==> flow/design.v <==
`timescale 1ns / 1ps
module spi_wb(
    input wire I_clk,
	input wire I_rst_n,
	input wire I_tx_en,
	output reg O_tx_done,
    input [7:0] I_data_in,
	input 		I_spi_miso,
	output reg  O_spi_sck,
	output reg  O_spi_cs,
	output reg  O_spi_mosi
    );
reg [4:0]   R_tx_state      ; 
always @(posedge I_clk or negedge I_rst_n)
begin
    if(!I_rst_n)
        begin
            R_tx_state  <=  5'd0    ;
            O_spi_cs    <=  1'b1    ;
            O_spi_sck   <=  1'b0    ;
            O_spi_mosi  <=  1'b0    ;
            O_tx_done   <=  1'b0    ;
        end 
    else if(I_tx_en)  
        begin
            O_spi_cs    <=  1'b0    ;  
            case(R_tx_state)
                5'd1, 5'd3 , 5'd5 , 5'd7  , 
                5'd9, 5'd11, 5'd13, 5'd15 :  
                    begin
                        O_spi_sck   <=  1'b1                ;
                        R_tx_state  <=  R_tx_state + 1'b1   ;
                        O_tx_done   <=  1'b0                ;
                    end
                5'd0:     
                    begin
                        O_spi_mosi  <=  I_data_in[7]        ;
                        O_spi_sck   <=  1'b0                ;
                        R_tx_state  <=  R_tx_state + 1'b1   ;
                        O_tx_done   <=  1'b0                ;
                    end
                5'd2:     
                    begin
                        O_spi_mosi  <=  I_data_in[6]        ;
                        O_spi_sck   <=  1'b0                ;
                        R_tx_state  <=  R_tx_state + 1'b1   ;
                        O_tx_done   <=  1'b0                ;
                    end
                5'd4:     
                    begin
                        O_spi_mosi  <=  I_data_in[5]        ;
                        O_spi_sck   <=  1'b0                ;
                        R_tx_state  <=  R_tx_state + 1'b1   ;
                        O_tx_done   <=  1'b0                ;
                    end 
                5'd6:     
                    begin
                        O_spi_mosi  <=  I_data_in[4]        ;
                        O_spi_sck   <=  1'b0                ;
                        R_tx_state  <=  R_tx_state + 1'b1   ;
                        O_tx_done   <=  1'b0                ;
                    end 
                5'd8:     
                    begin
                        O_spi_mosi  <=  I_data_in[3]        ;
                        O_spi_sck   <=  1'b0                ;
                        R_tx_state  <=  R_tx_state + 1'b1   ;
                        O_tx_done   <=  1'b0                ;
                    end                            
                5'd10:     
                    begin
                        O_spi_mosi  <=  I_data_in[2]        ;
                        O_spi_sck   <=  1'b0                ;
                        R_tx_state  <=  R_tx_state + 1'b1   ;
                        O_tx_done   <=  1'b0                ;
                    end 
                5'd12:     
                    begin
                        O_spi_mosi  <=  I_data_in[1]        ;
                        O_spi_sck   <=  1'b0                ;
                        R_tx_state  <=  R_tx_state + 1'b1   ;
                        O_tx_done   <=  1'b0                ;
                    end 
                5'd14:     
                    begin
                        O_spi_mosi  <=  I_data_in[0]        ;
                        O_spi_sck   <=  1'b0                ;
                        R_tx_state  <=  R_tx_state + 1'b1   ;
                        O_tx_done   <=  1'b1                ;
                    end
                5'd16:     
                    begin
                        O_spi_sck   <=  1'b0                ;
                        R_tx_state  <=  5'd0                   ;
                        O_tx_done   <=  1'b0                ;
                    end
                default:R_tx_state  <=  5'd0                ;   
            endcase 
        end  
    else
        begin
            R_tx_state  <=  4'd0    ;
            O_tx_done   <=  1'b0    ;
            O_spi_cs    <=  1'b1    ;
            O_spi_sck   <=  1'b0    ;
            O_spi_mosi  <=  1'b0    ;
        end      
end
endmodule
# [Tool chain data of spi_wb]
# Tool output for the design above, in the order of the flow.
# Lines are those of the file above, counted from 1.
# Operators carry their Yosys type and port widths (W data, S select, Z words).
# Cell names lack the library's common part.
# A cell with n/a has no value.
[inputs] top_module="spi_wb" clk_port="I_clk" lib="sky130hd" lib_corner="tt_025C_1v80"

# [Word level]
# Source: Yosys, flattened and elaborated, memories not mapped. Widths are those after wreduce. Registers that Yosys merges into a memory's read port (data or address) are not register bits. Print and check cells do not count. Equal cells are merged and count once.
[word_totals] reg_bits=9
[classes] n_addsub=1 equal=19 n_mux=9 reduce_logical=5
[op_table] operator="$eq A5 B4 Y1 const B" count=8
[op_table] operator="$reduce_or A16 Y1" count=2
[op_table] operator="$eq A5 B3 Y1 const B" count=4
[op_table] operator="$eq A5 B2 Y1 const B" count=2
[op_table] operator="$mux W5" count=2
[op_table] operator="$ne A9 B1 Y1 const B" count=1
[op_table] operator="$reduce_or A9 Y1" count=1
[op_table] operator="$reduce_or A8 Y1" count=1
[op_table] operator="$pmux W1 S8" count=1
[op_table] operator="$ne A3 B2 Y1 const B" count=2
[op_table] operator="$add A5 B1 Y5 const B" count=1
[op_table] operator="$eq A5 B1 Y1 const B" count=1
[op_table] operator="$eq A5 B5 Y1 const B" count=1
[op_table] operator="$logic_not A5 Y1" count=1
[op_table] operator="$pmux W1 S2" count=2
[op_table] operator="$mux W1" count=4

# [Longest topological paths]
# Depth = most cells in a row (Yosys ltp): at word level without a register or memory, in the mapped netlist without a sequential cell, where the memories' decode and read muxes count.
[depth] word_depth=4 ABC_AREA=0 ltp_mapped=7 depth_no_buf=6

# [After synthesis]
# The flow's flattened synthesis, as Yosys stat reports it; memories are mapped. The netlist is that of the ABC_AREA named above (0 if unset); the other value can give another one.
# The area totals of this step are shown rounded.
[by_type] cell_type="dfrtp_1" count=8
[by_type] cell_type="ha_1" count=4
[by_type] cell_type="dfstp_2" count=1
[by_type] cell_type="nor2_1" count=7
[by_type] cell_type="a22oi_1" count=3
[by_type] cell_type="buf_6" count=2
[by_type] cell_type="a21oi_1" count=4
[by_type] cell_type="a221oi_2" count=1
[by_type] cell_type="inv_1" count=4
[by_type] cell_type="nor3_1" count=3
[by_type] cell_type="a22oi_2" count=1
[by_type] cell_type="nor2b_1" count=2
[by_type] cell_type="a41o_2" count=1
[by_type] cell_type="nand3_1" count=2
[by_type] cell_type="o221ai_1" count=1
[by_type] cell_type="xnor2_1" count=1
[by_type] cell_type="xor2_1" count=1
[by_type] cell_type="a211oi_1" count=1
# Other cell types: 8; their cells: 9.
[mapped] cell_count=56 mapped_area_um2=544 seqArea_um2=226 ffs=9 buffers=4

# [Worst setup path after synthesis]
# Source: OpenSTA report_checks on the synthesized netlist (no wires, ideal clock, input and output delay 20% of the period each), path of least setup slack; recovery checks are left aside. Register names are those of the netlist, which keeps one name where synthesis merged equal registers.
[synth_path] path_type="reg-to-reg" from="register R_tx_state[0]" to="register O_spi_mosi" tclk_ps=1930 setup_ps=126 t_first_pin_ps=0 arrival_time_ps=1261 slack_ps=544 delay_ps=1387 driving_pins=8 n_path_buf=1 period_less_setup_slack_ps=1386
# "delay_ps" is the arrival time less input delay plus setup time.
# "driving_pins": output pins that drive a net of the path, with the launching flip-flop's if there is one; two outputs of one cell count as two.
# "period_less_setup_slack_ps" is the clock period less the worst setup slack; recovery checks do not enter. This is arithmetic on one report: input and output delays are still those of the set period (20% each).
# The rows between start and end are the longest chain of elaborated cells between them; the timing report does not say that the signal goes this way. Where chains are equally long, one stands for them.
# Each line given opens the expression or statement behind the cell; cells for indexed reads and writes are added by Yosys, which also makes memories of some case tables.
# At most two assigning lines are given for a register; there are more.
[synth_via] cell_sequence="dfrtp_1 -> inv_1 -> ha_1 -> buf_4 -> a22oi_2 -> a221oi_2 -> nor3_1 -> a21oi_1" elab_chain_len=3
[synth_rtl] element="start, declared" line_no=13 text="reg [4:0]   R_tx_state      ;"
[synth_rtl] element="start, assigned" line_no=32 text="R_tx_state  <=  R_tx_state + 1'b1   ;"
[synth_rtl] element="start, assigned" line_no=39 text="R_tx_state  <=  R_tx_state + 1'b1   ;"
[synth_rtl] element="$eq A5 B4 Y1" line_no=27 text="case(R_tx_state)"
[synth_rtl] element="$pmux W1 S8" line_no=27
[synth_rtl] element="$mux W1" line_no=24 text="else if(I_tx_en)"
[synth_rtl] element="end, assigned" line_no=37 text="O_spi_mosi  <=  I_data_in[7]        ;"
[synth_rtl] element="end, assigned" line_no=44 text="O_spi_mosi  <=  I_data_in[6]        ;"
[synth_rtl] element="end, declared" line_no=11 text="output reg O_spi_mosi"

# [Timing after layout]
# From the final timing report of run 1: the path of least setup slack in the routed layout; clock arrival at registers is part of the times.
# The report prints the path's times to 10 ps; the period is as set.
[layout_path] path_type="reg-to-output" from="register O_spi_cs" to="output port O_spi_cs" tclk_ps=2600 output_delay_ps=520 t_first_pin_ps=260 arrival_time_ps=1300 slack_ps=780 driving_pins=2 n_path_buf=1
# At most two assigning lines are given for a register; there are more.
[layout_via] cell_sequence="dfstp_2 -> clkdlybuf4s50_1" elab_chain_len=0
[layout_rtl] element="start, declared" line_no=10 text="output reg O_spi_cs,"
[layout_rtl] element="start, assigned" line_no=19 text="O_spi_cs    <=  1'b1    ;"
[layout_rtl] element="start, assigned" line_no=26 text="O_spi_cs    <=  1'b0    ;"
[layout_rtl] element="end, declared" line_no=10

# Measured data: module spi_wb, platform sky130hd, 2 stored runs of the flow under differing settings, order arbitrary. Input and output delays are each 20% of the period that was set; the output load is 0.01 pF.
# "period_less_ws_ps" = clock period - worst setup slack. The figure is calculated, with input and output delays left at 20% of the set period.
# "power.total_uw" rests on the timing tool's default activity at the inputs, not on a simulated workload.
# Values from the reports are rounded here.
run="run 1" settings period_ns=2.6 CAP_MARGIN=20 CORE_MARGIN=2 CORE_UTILIZATION=40 SLEW_MARGIN=20
run="run 1" results power.total_uw=335 period_less_ws_ps=1824 die_um2=1670 final_util_pct=54.0 post_synth_area_um2=544 worst_hold_slack_ps=539 finish.stdcell_area_um2=694 worstSetupSlack_ps=776
run="run 2" settings period_ns=1.9 CORE_UTILIZATION=71 CORE_MARGIN=5 CELL_PAD_IN_SITES_GLOBAL_PLACEMENT=1 CELL_PAD_IN_SITES_DETAIL_PLACEMENT=1 CTS_CLUSTER_SIZE=66 CAP_MARGIN=40 SLEW_MARGIN=20
run="run 2" outcome="stopped before the end: floorplanning reported PDN-0185"
